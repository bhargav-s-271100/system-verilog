==> flow/design.v <==
`timescale 1ns / 1ps
module ALU(input clk, reset, input [3:0]
a,b , input [2:0] opcode, output reg [7:0]
c);
    always@(posedge clk, posedge reset)
    begin
    if(reset)
        c<=8'd0;
    else
        case(opcode)
            3'd0: c<=a+b;
            3'd1: c<=a-b;
            3'd2: c<=a*b;
            3'd3: begin 
                if (b!=0) c<=a/b; 
                else c<=8'dx; end
            3'd4: c<=a&b;
            3'd5: c<=a|b;
            3'd6: c<=a^b;
            3'd7: c<=~a;
            default: c<=8'dx;
        endcase
    end
endmodule
# Step by step through the tools: ALU
# The steps from the RTL of ALU to its reports follow in flow order.
# Lines are those of the file above, counted from 1.
# Cell names lack the library's common part.
# The mark -- stands for no value.
[inputs]
top_module = "ALU"
clock = "clk"
lib = "sky130hd"
corner = "tt_025C_1v80"

# After elaboration
# Source: Yosys, flattened and elaborated, memories not mapped. Widths are those after wreduce; folded enables and synchronous resets count as part of the registers. Registers that Yosys merges into a memory's read port (data or address) are not register bits. Print and check cells do not count. Equal cells are merged and count once.
[word_totals]
inputBits = 13
reg_bits = 8
wordCells = 20
[op_classes]
reduce_logical = 2
add_sub_neg = 2
div_mod_pow = 1
multipliers = 1
muxes = 2
eq_ne = 7
n_logic = 4
[op_table]
columns = ["op", "n"]
rows = [
  ["8-bit case mux with 8-bit select", 1],
  ["4-bit by 4-bit divider with 8-bit output", 1],
  ["4-bit by 4-bit multiplier with 8-bit output", 1],
  ["3-bit == test (second input constant)", 4],
  ["4-bit inverter with 8-bit output", 1],
  ["8-bit 2-to-1 mux", 1],
  ["3-bit by 2-bit == test with 1-bit output (second input constant)", 2],
  ["4-bit by 4-bit adder with 5-bit output", 1],
  ["4-bit by 4-bit subtractor with 5-bit output", 1],
  ["4-bit bitwise AND", 1],
  ["4-bit bitwise OR", 1],
  ["4-bit bitwise XOR", 1],
  ["4-bit nonzero test", 1],
  ["3-bit by 1-bit == test with 1-bit output (second input constant)", 1],
  ["3-bit logical NOT", 1],
]

# Logic depth
# Longest topological path by Yosys (ltp), each cell counted once; first at word level (registers and memories cut), then after technology mapping (sequential cells cut; the memories' decode and read muxes count).
[depth]
word_depth = 3
abc_area = 1
depth_mapped = 69
ltp_nobuf = 69

# Netlist
# Yosys stat after the flow's synthesis: flattened, memories mapped to cells. It holds for the ABC_AREA given above (unset counts as 0); a run with the other value may have another netlist.
[types]
columns = ["cell_type", "n", "type_area_um2"]
rows = [
  ["ha_1", 53, 663.136],
  ["nand2_1", 76, 285.274],
  ["inv_1", 65, 243.984],
  ["dfrtp_1", 8, 200.192],
  ["fa_1", 6, 120.115],
  ["a21oi_1", 22, 110.106],
  ["xor2_1", 10, 87.584],
  ["nand3_2", 8, 80.077],
  ["nor2_1", 19, 71.318],
  ["nand3_1", 14, 70.067],
  ["nand2_4", 6, 67.565],
  ["o21ai_0", 13, 65.062],
  ["xnor2_1", 5, 43.792],
  ["nor3_1", 8, 40.038],
  ["nand2_2", 6, 37.536],
  ["nand4_1", 6, 37.536],
  ["or2_2", 5, 31.28],
  ["o221ai_1", 3, 26.275],
]
# Not listed: further types 25, cells in them 42.
[synth_totals]
area_um2 = 2591.2
n_buf = 0
cells = 375
ff_cells = 8

# Worst setup path after synthesis
# OpenSTA on the mapped netlist: ideal clock, no wires. The path of least setup slack (recovery checks aside). Input and output delay are each 20% of the period. Register names are those of the netlist, which keeps one name where synthesis merged equal registers.
[synth_path]
path_kind = "in2reg"
from = "input port b[1]"
to = "register c[0]"
t_required_ns = 12.187
period_ns = 12.3
launch_ns = 2.460
setup_slack_ns = 2.333
stages = 65
delay_ns = 7.507
in_delay_ns = 2.460
path_buffers = 0
t_arrival_ns = 9.854
period_less_setup_slack_ns = 9.967
# "delay_ns" = arrival - input delay + setup time.
# "stages": output pins that drive a net of the path, with the launching flip-flop's if there is one; two outputs of one cell count as two.
# "period_less_setup_slack_ns" = period - worst setup slack (recovery checks aside). The figure is calculated, with input and output delays left at 20% of the set period.
# The rows between start and end are the longest chain of elaborated cells between them; the timing report does not say that the signal goes this way. Where chains are equally long, one stands for them.
# Each line given opens the expression or statement behind the cell; cells for indexed reads and writes are added by Yosys, which also makes memories of some case tables.
# At most two assigning lines are given for a register; there are more.
[synth_via]
path_cell_list = "inv_1 > nand2_1 > nor2_2 > nand3_2 > inv_1 > ha_1 > nand2_1 > nand3b_4 > nand2_4 > nand2_2 > nand2_1 > inv_1 > ha_1 > inv_1 > nor2_1 > nand2_1 > nand3_2 > inv_1 > [29 not listed] > a21oi_1 > o21ai_0 > nor2_1 > nand3_2 > nor2_4 > nand2_1 > nand2_1 > o21ai_1 > ha_1 > a21boi_0 > o21ai_0 > nand2_1 > a21oi_1 > nand2_1 > nand2_1 > nand3_1 > nand2_1 > inv_1"
elab_chain_cells = 3
cone_cells = 4
lines_between = 2
classes_between = "div: 1; mux: 2; reduce/logical: 1"
[synth_rtl]
columns = ["item", "line", "source"]
rows = [
  ["start, declared", 3, "a,b , input [2:0] opcode, output reg [7:0]"],
  ["4-bit by 4-bit divider with 8-bit output", 15, "if (b!=0) c<=a/b;"],
  ["8-bit 2-to-1 mux", 15, ""],
  ["8-bit case mux with 8-bit select", 10, "case(opcode)"],
  ["end, assigned", 11, "3'd0: c<=a+b;"],
  ["end, assigned", 12, "3'd1: c<=a-b;"],
  ["end, declared", 4, "c);"],
]

# Worst path after layout
# From the final timing report of job 1: the path of least setup slack in the routed layout; clock arrival at registers is part of the times.
[layout_path]
path_kind = "in2reg"
from = "input port b[0]"
to = "register c[0]"
in_delay_ns = 1.08
t_required_ns = 5.52
launch_ns = 1.08
period_ns = 5.4
setup_slack_ns = -2.92
path_buffers = 4
t_arrival_ns = 8.44
stages = 67
# The rows between start and end are the longest chain of elaborated cells between them; the timing report does not say that the signal goes this way. Where chains are equally long, one stands for them.
# At most two assigning lines are given for a register; there are more.
[layout_via]
path_cell_list = "buf_8 > buf_6 > nand2_4 > nand2_4 > nand3_4 > inv_4 > ha_4 > nand2_4 > nand3b_4 > nand2_4 > inv_2 > nand2_4 > nand2_2 > inv_2 > ha_4 > inv_2 > nor2_1 > nand2_1 > [31 not listed] > a21oi_4 > o21ai_2 > nor2_2 > nand3_2 > nor2_4 > nand2_2 > nand2_1 > o21ai_1 > ha_1 > a21boi_2 > o21ai_1 > nand2_1 > a21oi_2 > nand2_1 > nand2_1 > nand3_2 > nand2_2 > inv_2"
elab_chain_cells = 3
cone_cells = 10
lines_between = 8
classes_between = "add/sub: 2; mul: 1; div: 1; mux: 2; logic: 3; reduce/logical: 1"
[layout_rtl]
columns = ["item", "line", "source"]
rows = [
  ["start, declared", 3, "a,b , input [2:0] opcode, output reg [7:0]"],
  ["4-bit by 4-bit divider with 8-bit output", 15, "if (b!=0) c<=a/b;"],
  ["8-bit 2-to-1 mux", 15, ""],
  ["8-bit case mux with 8-bit select", 10, "case(opcode)"],
  ["end, assigned", 11, "3'd0: c<=a+b;"],
  ["end, assigned", 12, "3'd1: c<=a-b;"],
  ["end, declared", 4, "c);"],
]

# Top module ALU; platform sky130hd; tools Yosys and OpenROAD; 2 stored runs in no particular order. Input and output delays are each 20% of the period that was set; the output load is 0.01 pF.
# "period_less_ws_ns" = clock period - worst setup slack. The figure is calculated, with input and output delays left at 20% of the set period.
# By "timing.worst_path_ns" is meant the share of the clock period that the worst setup path is allowed (20% is reserved at inputs, 20% at outputs), minus its slack. Clock arrival times at its registers enter into it.
# "fin_power_mw": no workload was simulated; the value follows from the tool's default switching activity.

[[run]]
name = "job 1"
[run.settings]
period_ns = 5.4
CORE_UTILIZATION = 44
PLACE_DENSITY_LB_ADDON = 0.26
CORE_ASPECT_RATIO = 0.66
CORE_MARGIN = 2
CELL_PAD_IN_SITES_DETAIL_PLACEMENT = 0
TNS_END_PERCENT = 80
ABC_AREA = 1
GPL_TIMING_DRIVEN = 1
GPL_ROUTABILITY_DRIVEN = 0
CTS_CLUSTER_SIZE = 35
MIN_ROUTING_LAYER = "met2"
MAX_ROUTING_LAYER = "met5"
CAP_MARGIN = 20
SLEW_MARGIN = 20
[run.results]
timing.worst_path_ns = 7.24
critical_path_type = "in2reg"
dieArea_um2 = 6532.3
period_less_ws_ns = 8.324
synthArea_um2 = 2591.2
layout_stdcell_area_um2 = 4269.1
fin_power_mw = 1.884
worstSetupSlack_ns = -2.924
timing.setup.tns_ns = -6.694

[[run]]
name = "job 2"
[run.settings]
period_ns = 7.13
CORE_UTILIZATION = 56
SETUP_SLACK_MARGIN = 1.44
PLACE_DENSITY = 0.78
CELL_PAD_IN_SITES_GLOBAL_PLACEMENT = 0
GPL_TIMING_DRIVEN = 1
GPL_ROUTABILITY_DRIVEN = 0
CTS_CLUSTER_DIAMETER = 375
CAP_MARGIN = 5
CORE_MARGIN = 2
SLEW_MARGIN = 20
[run.results]
timing.worst_path_ns = 7.33
critical_path_type = "in2reg"
dieArea_um2 = 5024.0
period_less_ws_ns = 8.753
synthArea_um2 = 2504.9
layout_stdcell_area_um2 = 3961.3
fin_power_mw = 0.7087
worstSetupSlack_ns = -1.623
timing.setup.tns_ns = -2.421
